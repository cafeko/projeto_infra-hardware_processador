==> flow/design.v <==
module Mult (
    output reg  [31:0] Hi,
    output reg  [31:0] Lo,
    output reg         MulttoControl,
    input  wire        Clock,
    input  wire        Reset,
    input  wire [1:0]  State,
    input  wire [31:0] Multiplying,
    input  wire [31:0] Multiplier
);
    reg [5:0]  Counter;
    reg [31:0] Multiplying_reg;
    reg [63:0] Product;
    reg        Operation;
    reg        Product_signal;
initial begin
    MulttoControl = 0;
    Counter = 6'd0;
    Multiplying_reg <= 32'd0;
    Product <= 64'd0;
end
always @(posedge Clock or posedge Reset) begin
    if (Reset) begin
        MulttoControl = 0;
        Counter = 6'd0;
        Multiplying_reg <= 32'd0;
        Product <= 64'd0;
    end
    else if (State == 2'b00) begin
        MulttoControl = 0;
        Counter = 6'd0;
    end
    else if (State == 2'b01) begin
        Multiplying_reg = Multiplying;
        MulttoControl = 0;
        Counter = 6'd0;
        if (Multiplying[31] == Multiplier[31])
            Product_signal = 0;
        else
            Product_signal = 1;
        if (Multiplier[31] == 0) begin
            Operation = 0;
            Product = {32'd0, Multiplier};
        end
        else begin 
            Operation = 1;
            Product = {32'd0, ((~Multiplier) + 1)};
        end
    end
    else if (State == 2'b10) begin
        if (Counter <= 31) begin
            if (Product[0] == 1) begin
                if (Operation == 0)
                    Product[63:32] = Product[63:32] + Multiplying_reg;
                else 
                    Product[63:32] = Product[63:32] - Multiplying_reg;
            end
            if (Product[63:32] == 0)
                Product = {1'b0, Product[63:1]};
            else
                Product = {Product_signal, Product[63:1]};
            Counter = Counter + 1;
        end
        if (Counter >= 32) begin
            MulttoControl = 1;
        end
    end
end
always @(*) begin
    Hi = Product[63:32];
    Lo = Product[31:0];
end
endmodule
======== From RTL to reports: Mult ========
The steps from the RTL of Mult to its reports follow in flow order.
Lines are those of the file above, counted from 1.
A cell with n/a has no value.
set-up
  top ..................................... Mult
  clock input ............................. Clock
  standard-cell library ................... sky130hd
  timing corner ........................... tt_025C_1v80

======== Word-level counts ========
Source: Yosys, flattened and elaborated, memories not mapped. Widths are those after wreduce. Registers that Yosys merges into a memory's read port (data or address) are not register bits. Print and check cells do not count. Equal cells are merged and count once.
bit counts
  bits in registers ....................... 105
  elaborated cells ........................ 52
cells by class
  $lt $le $gt $ge ......................... 2
  bitwise gates (word level) .............. 3
  eq/ne operators ......................... 3
  reductions and logical operators ........ 10
  add/sub/neg operators ................... 4
  mux-type cells .......................... 24
operator list
  kind                                                                       count
  64-bit 2-to-1 mux                                                          4
  32-bit 2-to-1 mux                                                          7
  6-bit 2-to-1 mux                                                           7
  32-bit by 1-bit adder with 32-bit output with constant B                   1
  32-bit adder                                                               1
  32-bit subtractor                                                          1
  32-bit NOT                                                                 1
  32-bit zero test                                                           1
  3-bit AND reduction                                                        2
  3-bit nonzero test                                                         2
  6-bit by 1-bit adder with 6-bit output with constant B                     1
  6-bit by 5-bit less-or-equal comparator with 1-bit output with constant B  1
  6-bit >= comparator with constant B                                        1
  1-bit 2-to-1 mux                                                           6
  2-bit AND reduction                                                        2
  2-bit nonzero test                                                         2
  1-bit NOT                                                                  2
  2-bit by 1-bit == test with 1-bit output with constant B                   1
  2-bit == test with constant B                                              1
  2-bit zero test                                                            1
  1-bit == test                                                              1

======== Logic depth ========
Longest topological path by Yosys (ltp), each cell counted once; first at word level (registers and memories cut), then after technology mapping (sequential cells cut; the memories' decode and read muxes count).
depth
  depth in word-level cells ............... 12
  ABC_AREA ................................ 0
  gate-level depth with buffers ........... 22
  mapped depth without buffers ............ 21

======== Netlist ========
The flow's flattened synthesis, as Yosys stat reports it; memories are mapped. The netlist is that of the ABC_AREA named above (0 if unset); the other value can give another one.
The area totals of this step are shown rounded.
cell types
  cell type                  count  area in all (µm²)
  sky130_fd_sc_hd__dfrtp_1   103    2.58E+03
  sky130_fd_sc_hd__o21ai_0   111    555.533
  sky130_fd_sc_hd__nand2_1   126    472.954
  sky130_fd_sc_hd__ha_1      37     462.944
  sky130_fd_sc_hd__xnor2_1   44     385.37
  sky130_fd_sc_hd__mux2_2    33     371.606
  sky130_fd_sc_hd__xor2_1    36     315.302
  sky130_fd_sc_hd__a21oi_1   53     265.254
  sky130_fd_sc_hd__nor2_1    61     228.97
  sky130_fd_sc_hd__mux2i_1   17     170.163
  sky130_fd_sc_hd__o31ai_1   17     127.622
  sky130_fd_sc_hd__clkbuf_1  33     123.869
  sky130_fd_sc_hd__nor2b_1   15     93.84
  sky130_fd_sc_hd__a22o_1    10     87.584
  sky130_fd_sc_hd__inv_1     23     86.333
  sky130_fd_sc_hd__a21o_1    11     82.579
  sky130_fd_sc_hd__nor3_1    16     80.077
  sky130_fd_sc_hd__a31oi_1   12     75.072
Other cell types: 49; their cells: 156.
mapped netlist
  flip-flops .............................. 105
  cell area after synthesis ............... 7750 µm²
  mapped cells ............................ 914
  sequential area ......................... 2640 µm²

======== Timing after synthesis ========
Path of least setup slack by OpenSTA after synthesis, without wires, with an ideal clock, recovery checks aside; 20% of the period is set as input and as output delay. Where synthesis merged equal registers, the netlist keeps one of their names.
timing post-synthesis
  path kind ............................... reg2reg
  start ................................... register Multiplying_reg[9]
  end ..................................... register (no name shown)
  data required time ...................... 4143 ps
  launch time at the first pin ............ 0 ps
  path buffers ............................ 0
  driving pins on the path ................ 18
  delay of the path ....................... 4328 ps
  path slack .............................. -58 ps
  data arrival time ....................... 4201 ps
  setup time .............................. 127 ps
  clock period ............................ 4270 ps
  synthesis period reached ................ 4328 ps
"delay of the path" = arrival - input delay + setup time.
"driving pins on the path": output pins that drive a net of the path, with the launching flip-flop's if there is one; two outputs of one cell count as two.
"synthesis period reached" is the clock period less the worst setup slack; recovery checks do not enter. This is arithmetic on one report: input and output delays are still those of the set period (20% each).
The rows between start and end are the longest chain of elaborated cells between them; the timing report does not say that the signal goes this way. Where chains are equally long, one stands for them.
A line is the first line of the expression or statement that the cell stems from. Yosys adds cells for indexed reads and writes and turns some case tables into memories.
on the way, post-synthesis
  cell sequence ........................... sky130_fd_sc_hd__dfrtp_1 sky130_fd_sc_hd__or4_1 sky130_fd_sc_hd__nor4_1 sky130_fd_sc_hd__nand2_1 sky130_fd_sc_hd__nor3_1 sky130_fd_sc_hd__nor2_1 sky130_fd_sc_hd__xnor2_1 sky130_fd_sc_hd__ha_1 sky130_fd_sc_hd__a21oi_1 sky130_fd_sc_hd__o21ai_0 sky130_fd_sc_hd__a2111oi_0 sky130_fd_sc_hd__nor2_1 sky130_fd_sc_hd__or3_1 sky130_fd_sc_hd__a31oi_1 sky130_fd_sc_hd__nand4_1 sky130_fd_sc_hd__a2111oi_0 sky130_fd_sc_hd__o2111a_1 sky130_fd_sc_hd__a21oi_1
  length of the longest elaborated chain .. 12
  elaborated cells between the ends (all ways) .. 13
  source lines of those cells ............. 9
ends and longest elaborated chain, post-synthesis
  what               line  source
  from (decl)        12    reg [31:0] Multiplying_reg;
  from (assign)      26    Multiplying_reg <= 32'd0;
  from (assign)      34    Multiplying_reg = Multiplying;
  32-bit adder       54
  32-bit 2-to-1 mux  53    if (Operation == 0)
  32-bit 2-to-1 mux  52
  32-bit 2-to-1 mux  51    if (Counter <= 31) begin
  32-bit 2-to-1 mux  50    else if (State == 2'b10) begin
  32-bit 2-to-1 mux  33    else if (State == 2'b01) begin
  32-bit 2-to-1 mux  29    else if (State == 2'b00) begin
  32-bit zero test   58
  64-bit 2-to-1 mux  58
  64-bit 2-to-1 mux  51
  64-bit 2-to-1 mux  50
  64-bit 2-to-1 mux  33
  to (assign)        43
  to (assign)        47
  to (decl)          13

======== Path in the finished layout ========
Path of least setup slack in the final report of run 1 (OpenROAD, finished layout, wires in). Where an end is a register, its clock arrival counts in the times.
The path's times are printed in steps of 10 ps; the period is the one set.
timing after layout
  path kind ............................... reg2reg
  start ................................... register Multiplying_reg[2]
  end ..................................... register (no name shown)
  data required time ...................... 4070 ps
  clock period ............................ 3820 ps
  path slack .............................. -530 ps
  launch time at the first pin ............ 370 ps
  path buffers ............................ 1
  setup time .............................. 110 ps
  data arrival time ....................... 4610 ps
  driving pins on the path ................ 20
The rows between start and end are the longest chain of elaborated cells between them; the timing report does not say that the signal goes this way. Where chains are equally long, one stands for them.
on the way, after layout
  cell sequence ........................... sky130_fd_sc_hd__dfrtp_1 sky130_fd_sc_hd__or4_4 sky130_fd_sc_hd__nor3_4 sky130_fd_sc_hd__and3b_2 sky130_fd_sc_hd__nand3b_1 sky130_fd_sc_hd__nor4_2 sky130_fd_sc_hd__nor2_1 sky130_fd_sc_hd__xnor2_1 sky130_fd_sc_hd__ha_1 sky130_fd_sc_hd__a21oi_2 sky130_fd_sc_hd__buf_4 sky130_fd_sc_hd__o21ai_2 sky130_fd_sc_hd__nand3_1 sky130_fd_sc_hd__a21oi_2 sky130_fd_sc_hd__a311oi_4 sky130_fd_sc_hd__xnor2_1 sky130_fd_sc_hd__mux2_4 sky130_fd_sc_hd__a2111oi_4 sky130_fd_sc_hd__o2111a_1 sky130_fd_sc_hd__a21oi_2
  length of the longest elaborated chain .. 12
  elaborated cells between the ends (all ways) .. 13
  source lines of those cells ............. 9
ends and longest elaborated chain, after layout
  what               line  source
  from (decl)        12    reg [31:0] Multiplying_reg;
  from (assign)      26    Multiplying_reg <= 32'd0;
  from (assign)      34    Multiplying_reg = Multiplying;
  32-bit adder       54
  32-bit 2-to-1 mux  53    if (Operation == 0)
  32-bit 2-to-1 mux  52
  32-bit 2-to-1 mux  51    if (Counter <= 31) begin
  32-bit 2-to-1 mux  50    else if (State == 2'b10) begin
  32-bit 2-to-1 mux  33    else if (State == 2'b01) begin
  32-bit 2-to-1 mux  29    else if (State == 2'b00) begin
  32-bit zero test   58
  64-bit 2-to-1 mux  58
  64-bit 2-to-1 mux  51
  64-bit 2-to-1 mux  50
  64-bit 2-to-1 mux  33
  to (assign)        43
  to (assign)        47
  to (decl)          13

==> results <==
Mult through Yosys and OpenROAD on sky130hd: 2 stored runs, unordered, with their settings and measured results. The constraints put input and output delay at 20% of the set period each and load the outputs with 0.01 pF.
"period achieved" means the clock period less the worst setup slack. The figure is calculated, with input and output delays left at 20% of the set period.
"allowed time less slack (worst setup path)" is the time allowed to the run's worst setup path (the clock period less input and output delay, where it has them) less its slack. Clock arrival times count: a late capture clock shortens it, a late launch clock lengthens it.
"allowed time less slack (worst setup path)" is given in steps of 10 ps.
Values from the reports are rounded here.

---- run 1 ----
settings
  period_ns = 3.82
  CORE_UTILIZATION = 48
  SETUP_SLACK_MARGIN = 1.1
  PLACE_DENSITY_LB_ADDON = 0.27
  CORE_MARGIN = 10
  CELL_PAD_IN_SITES_GLOBAL_PLACEMENT = 1
  TNS_END_PERCENT = 45
  GPL_ROUTABILITY_DRIVEN = 1
  CTS_CLUSTER_DIAMETER = 225
  SLEW_MARGIN = 0
  MAX_ROUTING_LAYER = met5
  CAP_MARGIN = 20
results
  chip area in the Yosys report ........... 7750 µm²
  period achieved ......................... 4355 ps
  standard-cell area of the final layout .. 11800 µm²
  allowed time less slack (worst setup path) .. 4350 ps
  type of the worst setup path ............ reg2reg
  utilization of the finished layout ...... 0.748
  setup slack of the worst path ........... -535 ps
  die area ................................ 21600 µm²

---- run 2 ----
settings
  period_ns = 2.67
  CORE_UTILIZATION = 54
  PLACE_DENSITY_LB_ADDON = 0.19
  HOLD_SLACK_MARGIN = 0.27
  CORE_MARGIN = 3
  CELL_PAD_IN_SITES_DETAIL_PLACEMENT = 0
  ABC_AREA = 0
  GPL_ROUTABILITY_DRIVEN = 0
  CTS_CLUSTER_DIAMETER = 351
  CAP_MARGIN = 0
  SLEW_MARGIN = 0
results
  chip area in the Yosys report ........... 7750 µm²
  period achieved ......................... 5025 ps
  standard-cell area of the final layout .. 12900 µm²
  allowed time less slack (worst setup path) .. 5020 ps
  type of the worst setup path ............ reg2reg
  utilization of the finished layout ...... 0.928
  setup slack of the worst path ........... -2350 ps
  die area ................................ 15800 µm²
