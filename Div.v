==> flow/design.v <==
module Div(
    output reg [31:0] Hi,
    output reg [31:0] Lo,
    output reg [1:0]  DivtoControl,
    input wire        Clock,
    input wire        Reset,
    input wire [1:0]  State,
    input wire [31:0] Dividend,
    input wire [31:0] Divider
);
reg [63:0] Resto;
reg [31:0] Divider_reg;
reg [5:0] Counter;
reg Dividend_Sinal;
reg Divider_Sinal;
reg [31:0] Temp;
initial begin
    Resto = 64'd0;
    Divider_reg = 32'd0;
    Counter = 6'd0;
    DivtoControl = 2'b00;
end
always @(posedge Clock or posedge Reset) begin
    if (Reset) begin
        Resto = 64'd0;
        Divider_reg = 32'd0;
        Counter = 6'd0;
        DivtoControl = 2'b00;
        Dividend_Sinal = 0;
        Divider_Sinal = 0;
    end
    else if (State == 2'b00) begin
        Counter = 6'd0;
        DivtoControl = 2'b00;
        Dividend_Sinal = 0;
        Divider_Sinal = 0;
    end
    else if (State == 2'b01) begin
        if (Dividend[31] == 1) begin
            Resto = {32'd0, ((~Dividend) + 1)};
            Dividend_Sinal = 1;
        end
        else begin
            Resto = {32'd0, Dividend};
            Dividend_Sinal = 0;
        end
        if (Divider[31] == 1) begin
            Divider_reg = (~Divider) + 1;
            Divider_Sinal = 1;
        end
        else begin
            Divider_reg = Divider;
            Divider_Sinal = 0;
        end
        if (Divider_reg == 0)
            DivtoControl = 2'b10;
    end
    else if (State == 2'b10) begin
        if (Counter <= 32) begin
            Temp = Resto[63:32] - Divider_reg;
            if (Temp[31] == 1) begin
                Resto[63:32] = Resto[63:32];
                Resto = {Resto[62:0], 1'b0};
            end
            else begin
                Resto[63:32] = Temp;
                Resto = {Resto[62:0], 1'b1};
            end
            Counter = Counter + 1;
        end
        if (Counter >= 33) begin
            if (DivtoControl != 2'b01) begin
                if (Dividend_Sinal == Divider_Sinal) begin
                    Resto[31:0] = Resto[31:0];
                end
                else begin
                    Resto[31:0] = (~Resto[31:0]) + 1;
                end
                if (Resto[63:32] != 0) begin
                    Resto[63:32] = {1'b0, Resto[63:33]};
                    if (Dividend_Sinal == 0)
                        Resto[63:32] = Resto[63:32];
                    else 
                        Resto[63:32] = (~Resto[63:32]) + 1;
                end
            end
            DivtoControl = 2'b01;
        end
    end
end
always @(*) begin
        Hi = Resto[63:32];
        Lo = Resto[31:0];
    end
endmodule
[Tool chain data of Div]
Tool output for the design above, in the order of the flow.
Line numbers count from 1 in the design file above.
Cell names lack the library's common part.
Not given: n/a
Inputs
  top: Div
  clock input: Clock
  standard-cell library: sky130hd
  corner: tt_025C_1v80

[Word-level counts]
Source: Yosys, flattened and elaborated, memories not mapped. Widths are those after wreduce. Registers that Yosys merges into a memory's read port (data or address) are not register bits. Print and check cells do not count. Equal cells are merged and count once.
Word-level totals
  bits in registers: 106
  bits of input ports: 68
Cells by class
  bitwise logic cells: 5
  equality and inequality tests: 6
  $add $sub $neg: 6
  reduce/logical cells: 12
  muxes and demuxes: 35
  magnitude comparators: 2
Operators by type and width (count)
  two-way mux 64 bit: 8
  two-way mux 32 bit: 9
  adder 32 x 1 -> 32 bit (second input constant): 4
  NOT 32 bit: 3
  two-way mux 6 bit: 7
  NOT 31 -> 32 bit: 1
  subtractor 32 bit: 1
  zero test 32 bit: 1
  nonzero test 32 bit: 1
  two-way mux 2 bit: 5
  AND reduction 2 bit: 3
  nonzero test 2 bit: 3
  nonzero test 3 bit: 2
  adder 6 x 1 -> 6 bit (second input constant): 1
  >= comparator 6 bit (second input constant): 1
  <= comparator 6 bit (second input constant): 1
  two-way mux 1 bit: 6
  != test 3 x 2 -> 1 bit (second input constant): 1
  AND reduction 3 bit: 1
  equality test 2 x 1 -> 1 bit (second input constant): 1
  != test 2 x 1 -> 1 bit (second input constant): 1
  equality test 2 bit (second input constant): 1
  != test 2 bit (second input constant): 1
  zero test 2 bit: 1
  equality test 1 bit: 1
  NOT 1 bit: 1

[Depth]
Depth = most cells in a row (Yosys ltp): at word level without a register or memory, in the mapped netlist without a sequential cell, where the memories' decode and read muxes count.
Logic depth
  depth in word-level cells: 14
  ABC_AREA: 0
  mapped depth: 27

[After synthesis]
Yosys stat after the flow's synthesis: flattened, memories mapped to cells. It holds for the ABC_AREA given above (unset counts as 0); a run with the other value may have another netlist.
Mapped netlist
  buffers: 106
  area of sequential cells: 2652.5 µm²
  mapped flip-flops: 106
  mapped area: 11459.7 µm²
  cells in the netlist: 1578
Cell types (count)
  dfrtp_1: 106
  nand2_1: 188
  a21oi_1: 139
  xor2_1: 68
  o21ai_0: 117
  nor2_1: 152
  ha_1: 41
  xnor2_1: 45
  inv_1: 82
  clkbuf_1: 77
  a31oi_1: 40
  o31ai_1: 28
  nor3_1: 41
  mux2i_1: 18
  o211ai_1: 22
  or3_1: 25
  a211oi_1: 20
  and3_1: 21
Not listed: further types 69, cells in them 348.

[Timing after synthesis]
Source: OpenSTA report_checks on the synthesized netlist (no wires, ideal clock, input and output delay 20% of the period each), path of least setup slack; recovery checks are left aside. Register names are those of the netlist, which keeps one name where synthesis merged equal registers.
Timing path post-synthesis
  kind: register to register
  from: register Resto[53]
  to: register Resto[24]
  path buffers: 5
  data required time: 6.763 ns
  period: 6.84 ns
  time at the first pin: 0.000 ns
  driving pins on the path: 26
  path delay: 6.165 ns
  data arrival time: 6.088 ns
  slack: 0.674 ns
  period reached after synthesis: 6.166 ns
"path delay" is the arrival time less input delay plus setup time.
"driving pins on the path" counts driving pins, that of a launching flip-flop among them; a cell with two outputs on the path counts twice.
"period reached after synthesis" is the clock period less the worst setup slack; recovery checks do not enter. This is arithmetic on one report: input and output delays are still those of the set period (20% each).
Between the ends stands the longest chain of elaborated cells between them, by number of cells; it is not shown to be the way that was timed. Of several equally long chains one is given.
Each line given opens the expression or statement behind the cell; cells for indexed reads and writes are added by Yosys, which also makes memories of some case tables.
A register here has more assigning lines than the two given.
On the way, post-synthesis
  path through: dfrtp_1 ha_1 buf_2 nand4_1 or3_1 a211o_1 and4_1 buf_2 nor3_2 clkbuf_1 buf_2 buf_1 nand2_1 o21ai_0 ha_1 nand2b_1 nor4_1 o2111a_1 nand2_1 nor2_1 nand4_1 o41ai_1 a311oi_1 a2111oi_0 a21oi_1 a21oi_1
  cells in the longest elaborated chain: 13
  elaborated cells on any way between the ends: 13
  RTL lines with such cells: 10
  classes of those cells: add/sub (2); mux (10); logic (1)
RTL lines, path post-synthesis
  start, declared: line 11  | reg [63:0] Resto;
  start, assigned: line 40  | Resto = {32'd0, ((~Dividend) + 1)};
  start, assigned: line 44  | Resto = {32'd0, Dividend};
  subtractor 32 bit: line 60  | Temp = Resto[63:32] - Divider_reg;
  two-way mux 64 bit: line 61  | if (Temp[31] == 1) begin
  two-way mux 64 bit: line 59  | if (Counter <= 32) begin
  two-way mux 64 bit: line 58  | else if (State == 2'b10) begin
  two-way mux 64 bit: line 38  | else if (State == 2'b01) begin
  two-way mux 64 bit: line 32  | else if (State == 2'b00) begin
  NOT 32 bit: line 77  | Resto[31:0] = (~Resto[31:0]) + 1;
  adder 32 x 1 -> 32 bit: line 77
  two-way mux 32 bit: line 73  | if (Dividend_Sinal == Divider_Sinal) begin
  two-way mux 32 bit: line 72  | if (DivtoControl != 2'b01) begin
  two-way mux 64 bit: line 71  | if (Counter >= 33) begin
  two-way mux 64 bit: line 58
  two-way mux 64 bit: line 38
  end, assigned: line 40
  end, assigned: line 44
  end, declared: line 11

[Worst path after layout]
From the final timing report of flow run A: the path of least setup slack in the routed layout; clock arrival at registers is part of the times.
Timing path post-layout
  kind: register to register
  from: register Resto[53]
  to: register Resto[24]
  slack: 6.18 ns
  data required time: 12.92 ns
  time at the first pin: 0.38 ns
  driving pins on the path: 23
  path buffers: 2
  data arrival time: 6.74 ns
  period: 12.6 ns
Between the ends stands the longest chain of elaborated cells between them, by number of cells; it is not shown to be the way that was timed. Of several equally long chains one is given.
A register here has more assigning lines than the two given.
On the way, post-layout
  path through: dfrtp_1 ha_1 nand4_1 or3_1 a211o_1 and4_1 nor3_2 buf_4 nand2_1 o21ai_0 ha_1 nand2b_1 nor4_1 o2111a_1 nand2_1 nor2_1 nand4_1 o41ai_1 buf_4 a311oi_1 a2111oi_0 a21oi_1 a21oi_1
  cells in the longest elaborated chain: 13
  elaborated cells on any way between the ends: 13
  RTL lines with such cells: 10
  classes of those cells: add/sub (2); mux (10); logic (1)
RTL lines, path post-layout
  start, declared: line 11  | reg [63:0] Resto;
  start, assigned: line 40  | Resto = {32'd0, ((~Dividend) + 1)};
  start, assigned: line 44  | Resto = {32'd0, Dividend};
  subtractor 32 bit: line 60  | Temp = Resto[63:32] - Divider_reg;
  two-way mux 64 bit: line 61  | if (Temp[31] == 1) begin
  two-way mux 64 bit: line 59  | if (Counter <= 32) begin
  two-way mux 64 bit: line 58  | else if (State == 2'b10) begin
  two-way mux 64 bit: line 38  | else if (State == 2'b01) begin
  two-way mux 64 bit: line 32  | else if (State == 2'b00) begin
  NOT 32 bit: line 77  | Resto[31:0] = (~Resto[31:0]) + 1;
  adder 32 x 1 -> 32 bit: line 77
  two-way mux 32 bit: line 73  | if (Dividend_Sinal == Divider_Sinal) begin
  two-way mux 32 bit: line 72  | if (DivtoControl != 2'b01) begin
  two-way mux 64 bit: line 71  | if (Counter >= 33) begin
  two-way mux 64 bit: line 58
  two-way mux 64 bit: line 38
  end, assigned: line 40
  end, assigned: line 44
  end, declared: line 11

Flow measurements of Div on sky130hd: 2 stored runs with different settings, listed in no order. Input and output delays are each 20% of the period that was set; the output load is 0.01 pF.
"achieved clock period" means the clock period less the worst setup slack. The figure is calculated, with input and output delays left at 20% of the set period.
By "power" is meant OpenSTA's value without simulated activity: inputs other than the clock are taken to toggle once in ten clock periods, and the tool carries that through the logic.

Flow run A
==> flow/run.sh <==
#!/bin/bash
# the make line also repeats the synthesis and layout settings of config.mk as NAME=value (left out here)
make -C /OpenROAD-flow-scripts/flow DESIGN_CONFIG=/design/flow/config.mk WORK_HOME=/design/flow/orfs CLKGATE_MAP_FILE= finish
==> flow/config.mk <==
export PLATFORM = sky130hd
export DESIGN_NAME = Div
export DESIGN_NICKNAME = Div
export VERILOG_FILES = /design/flow/design.v
export SDC_FILE = /design/flow/constraint.sdc
export NUM_CORES = 4
export LEC_CHECK = 0
export CAP_MARGIN = 20
export CORE_ASPECT_RATIO = 1.47
export CORE_MARGIN = 2
export CORE_UTILIZATION = 17
export CTS_CLUSTER_SIZE = 79
export GPL_ROUTABILITY_DRIVEN = 1
export PLACE_DENSITY = 0.78
export SETUP_SLACK_MARGIN = 1.26
export SLEW_MARGIN = 20
export TNS_END_PERCENT = 35
==> flow/constraint.sdc <==
create_clock -name core_clock -period 12.6 [get_ports {Clock}]
set_input_delay 2.5200 -clock core_clock [delete_from_list [all_inputs] [get_ports {Clock}]]
set_output_delay 2.5200 -clock core_clock [all_outputs]
set_load 0.01 [all_outputs]

==> results of flow run A <==
chip area after synthesis (Yosys): 11459.7 µm²
die area: 69542.4 µm²
standard-cell area of the final layout: 13923.4 µm²
utilization: 0.209
worst setup slack after layout: 6.184 ns
worst hold slack: 0.530 ns
power: 2653 uW
achieved clock period: 6.416 ns

Flow run B
==> flow/run.sh <==
#!/bin/bash
# the make line also repeats the synthesis and layout settings of config.mk as NAME=value (left out here)
make -C /OpenROAD-flow-scripts/flow DESIGN_CONFIG=/design/flow/config.mk WORK_HOME=/design/flow/orfs CLKGATE_MAP_FILE= finish
==> flow/config.mk <==
export PLATFORM = sky130hd
export DESIGN_NAME = Div
export DESIGN_NICKNAME = Div
export VERILOG_FILES = /design/flow/design.v
export SDC_FILE = /design/flow/constraint.sdc
export NUM_CORES = 4
export LEC_CHECK = 0
export ABC_AREA = 1
export CAP_MARGIN = 20
export CELL_PAD_IN_SITES_DETAIL_PLACEMENT = 1
export CELL_PAD_IN_SITES_GLOBAL_PLACEMENT = 3
export CORE_MARGIN = 2
export CORE_UTILIZATION = 49
export CTS_CLUSTER_DIAMETER = 304
export CTS_CLUSTER_SIZE = 57
export PLACE_DENSITY_LB_ADDON = 0.2
export SLEW_MARGIN = 30
export TNS_END_PERCENT = 55
==> flow/constraint.sdc <==
create_clock -name core_clock -period 5.3 [get_ports {Clock}]
set_input_delay 1.0600 -clock core_clock [delete_from_list [all_inputs] [get_ports {Clock}]]
set_output_delay 1.0600 -clock core_clock [all_outputs]
set_load 0.01 [all_outputs]

==> results of flow run B <==
did not finish, placement stopped with FLW-0024
